==> flow/design.v <==
module sync_fifo #(
	parameter	DEPTH=8,
	parameter	WIDTH=32,	
	parameter	AF_LEVEL = 1,
	parameter	AE_LEVEL = 1,
  	parameter	DEPTH_LOG=$clog2(DEPTH)
)(
	input					clk, rstn,
	input					push, pop,	
	input 		[WIDTH-1:0]	din,
	output 		[WIDTH-1:0]	dout,
	output					full,empty,a_full,a_empty
);
	reg [WIDTH-1:0]		mem[DEPTH-1:0];
	reg [DEPTH_LOG-1:0]	wr_ptr, rd_ptr;
	reg [DEPTH_LOG  :0] diff_ptr;
	always @(posedge clk, negedge rstn)
	if	(!rstn)	begin
		for (int i=0;i<DEPTH;i++)	mem[i] = 0;
	end else if (push) begin
		mem[wr_ptr]	<= din;
	end
	always @(posedge clk, negedge rstn)
	if		(!rstn)	wr_ptr	<= 0;
	else if (push)	wr_ptr	<= wr_ptr + 1;
	always @(posedge clk, negedge rstn)
	if		(!rstn)	rd_ptr	<= 0;
	else if (pop)	rd_ptr	<= rd_ptr + 1;
	assign dout = mem[rd_ptr];
	always @(posedge clk, negedge rstn)
	if		(!rstn)	diff_ptr <= 0;
	else			diff_ptr <= diff_ptr + push - pop;	
	assign	full 	= diff_ptr >= DEPTH;
	assign	a_full	= diff_ptr >= DEPTH - AF_LEVEL;
	assign	empty	= diff_ptr == 0;
	assign	a_empty = diff_ptr <= AE_LEVEL;	
endmodule
[Tool chain data of sync_fifo]
Tool output for the design above, in the order of the flow.
Line numbers count from 1 in the design file above.
Library cell names are shortened.
Not given: -
Inputs
  design top: sync_fifo
  clock input: clk
  library: sky130hd
  library corner: tt_025C_1v80

[Word level]
Counts by Yosys on the flattened word-level netlist (proc, flatten, opt, wreduce). Print and check cells are left out. Cells with the same type and inputs are merged into one.
Word-level totals
  flip-flop bits (word level): 266
  output and inout bits: 36
  elaborated cells: 44
  input port bits: 36
Operators by class
  multiplexer cells: 1
  $lt $le $gt $ge: 3
  reduce/logical cells: 11
  $add $sub $neg: 4
  eq/ne operators: 14
Operators by type and width (number)
  32-bit case mux with 8-bit select: 1
  3-bit == test with constant B: 8
  2-bit AND reduction: 8
  3-bit by 2-bit == test with 1-bit output with constant B: 4
  3-bit by 1-bit adder with 3-bit output with constant B: 2
  3-bit by 1-bit == test with 1-bit output with constant B: 2
  3-bit zero test: 2
  4-bit by 1-bit adder with 4-bit output: 1
  4-bit by 1-bit subtractor with 4-bit output: 1
  4-bit by 1-bit <= comparator with 1-bit output with constant B: 1
  4-bit by 3-bit greater-or-equal comparator with 1-bit output with constant B: 1
  4-bit greater-or-equal comparator with constant B: 1
  4-bit zero test: 1

[Logic depth]
Depth = most cells in a row (Yosys ltp): at word level without a register or memory, in the mapped netlist without a sequential cell, where the memories' decode and read muxes count.
Logic depth
  depth after elaboration: 2
  ABC_AREA: 0
  mapped depth: 12
  gate-level depth less buffers: 7

[Synthesis result]
Source: synth_stat.txt of the flow (Yosys; design flattened, memories mapped). It holds for the ABC_AREA given above (unset counts as 0); a run with the other value may have another netlist.
Mapped netlist
  cells in the netlist: 877
  chip area (Yosys): 0.0121729 mm²
  buffers: 65
  sequential part of the area: 0.0066564 mm²
  mapped flip-flops: 266
Cell types
  dfrtp_1: number 266, total area 6.66E+03 µm²
  mux2_2: number 288, total area 3243.11 µm²
  a41oi_2: number 30, total area 487.968 µm²
  a222oi_1: number 32, total area 320.307 µm²
  a22o_1: number 32, total area 280.269 µm²
  nand2_1: number 72, total area 270.259 µm²
  ha_1: number 19, total area 237.728 µm²
  nor3_1: number 32, total area 160.154 µm²
  clkbuf_1: number 34, total area 127.622 µm²
  buf_1: number 24, total area 90.086 µm²
  inv_1: number 14, total area 52.55 µm²
  buf_6: number 4, total area 45.043 µm²
  xor2_1: number 3, total area 26.275 µm²
  fa_1: number 1, total area 20.019 µm²
  nand3_1: number 4, total area 20.019 µm²
  nor2b_1: number 3, total area 18.768 µm²
  a41oi_1: number 2, total area 17.517 µm²
  a21oi_1: number 3, total area 15.014 µm²
Other cell types: 10; their cells: 14.

[Timing after synthesis]
Source: OpenSTA report_checks on the synthesized netlist (no wires, ideal clock, input and output delay 20% of the period each), path of least setup slack; recovery checks are left aside. Register names are those of the netlist, which keeps one name where synthesis merged equal registers.
Timing after synthesis
  path kind: register to output
  start point: register rd_ptr[2]
  end point: output port dout[0]
  data required time: 3248 ps
  delay of the path: 2945 ps
  clock period: 4060 ps
  data arrival time: 2945 ps
  output delay: 812 ps
  buffers on the path: 7
  time at the first pin: 0 ps
  path slack: 303 ps
  stages: 13
  synthesis period reached: 3757 ps
"delay of the path" = arrival - input delay + setup time.
A path that ends at an output port has no setup time.
"stages" counts driving pins, that of a launching flip-flop among them; a cell with two outputs on the path counts twice.
"synthesis period reached" is the clock period less the worst setup slack; recovery checks do not enter. This is arithmetic on one report: input and output delays are still those of the set period (20% each).
Between the ends stands the longest chain of elaborated cells between them, by number of cells; it is not shown to be the way that was timed. Of several equally long chains one is given.
A line is the first line of the expression or statement that the cell stems from. Yosys adds cells for indexed reads and writes and turns some case tables into memories.
On the way, after synthesis
  cells stage by stage: dfrtp_1 -> buf_1 -> buf_2 -> clkbuf_1 -> inv_1 -> ha_1 -> clkbuf_1 -> or4_1 -> clkbuf_2 -> or2_1 -> buf_2 -> buf_6 -> a41oi_2
  cells in the longest elaborated chain: 2
  elaborated cells between the ends (all ways): 9
  RTL lines with such cells: 1
  those cells by class: eq/ne: 7; mux: 1; reduce/logical: 1
RTL lines, path after synthesis
  start, declared: RTL line 15  | reg [DEPTH_LOG-1:0] wr_ptr, rd_ptr;
  start, assigned: RTL line 27  | if (!rstn) rd_ptr <= 0;
  start, assigned: RTL line 28  | else if (pop) rd_ptr <= rd_ptr + 1;
  3-bit == test: RTL line 29  | assign dout = mem[rd_ptr];
  32-bit case mux with 8-bit select: RTL line 29
  end, declared: RTL line 11  | output [WIDTH-1:0] dout,

[Path in the finished layout]
From the final timing report of record 1: the path of least setup slack in the routed layout; clock arrival at registers is part of the times.
The report prints the path's times to 10 ps; the period is as set.
Timing after layout
  path kind: register to output
  start point: register rd_ptr[1]
  end point: output port dout[10]
  time at the first pin: 550 ps
  data required time: 4490 ps
  data arrival time: 3680 ps
  output delay: 1120 ps
  stages: 8
  clock period: 5610 ps
  path slack: 810 ps
  buffers on the path: 2
Between the ends stands the longest chain of elaborated cells between them, by number of cells; it is not shown to be the way that was timed. Of several equally long chains one is given.
On the way, after layout
  cells stage by stage: dfrtp_1 -> inv_1 -> ha_2 -> or4_1 -> or2_2 -> buf_12 -> a41oi_1 -> clkdlybuf4s50_1
  cells in the longest elaborated chain: 2
  elaborated cells between the ends (all ways): 9
  RTL lines with such cells: 1
  those cells by class: eq/ne: 7; mux: 1; reduce/logical: 1
RTL lines, path after layout
  start, declared: RTL line 15  | reg [DEPTH_LOG-1:0] wr_ptr, rd_ptr;
  start, assigned: RTL line 27  | if (!rstn) rd_ptr <= 0;
  start, assigned: RTL line 28  | else if (pop) rd_ptr <= rd_ptr + 1;
  3-bit == test: RTL line 29  | assign dout = mem[rd_ptr];
  32-bit case mux with 8-bit select: RTL line 29
  end, declared: RTL line 11  | output [WIDTH-1:0] dout,

Add stored flow runs of sync_fifo

Design sync_fifo on sky130hd. What follows are 2 stored runs of the flow, each under its own settings; their order means nothing. The constraints put input and output delay at 20% of the set period each and load the outputs with 0.01 pF.
By "worst setup path time" is meant the share of the clock period that the worst setup path is allowed (20% is reserved at inputs, 20% at outputs), minus its slack. Clock arrival times at its registers enter into it.
"worst setup path time" is known to 10 ps.
[record 1] settings: period_ns=5.61, CAP_MARGIN=20, CORE_MARGIN=2, CORE_UTILIZATION=40, SLEW_MARGIN=20
[record 1] result: chip area after synthesis (Yosys) 0.0121729 mm², die area 0.0318444 mm², utilization 48.0%, worst setup slack after layout 812 ps, total negative slack 0 ps, worst setup path time 3680 ps, worst setup path kind register to output
[record 2] settings: period_ns=3.07, CORE_UTILIZATION=38, SETUP_SLACK_MARGIN=-0.09, PLACE_DENSITY_LB_ADDON=0.25, CORE_MARGIN=6, CELL_PAD_IN_SITES_DETAIL_PLACEMENT=2, ABC_AREA=0, CTS_CLUSTER_DIAMETER=200, CAP_MARGIN=25, SLEW_MARGIN=0
[record 2] result: chip area after synthesis (Yosys) 0.0121729 mm², die area 0.0364734 mm², utilization 46.7%, worst setup slack after layout -290 ps, total negative slack -8190 ps, worst setup path time 2750 ps, worst setup path kind register to output
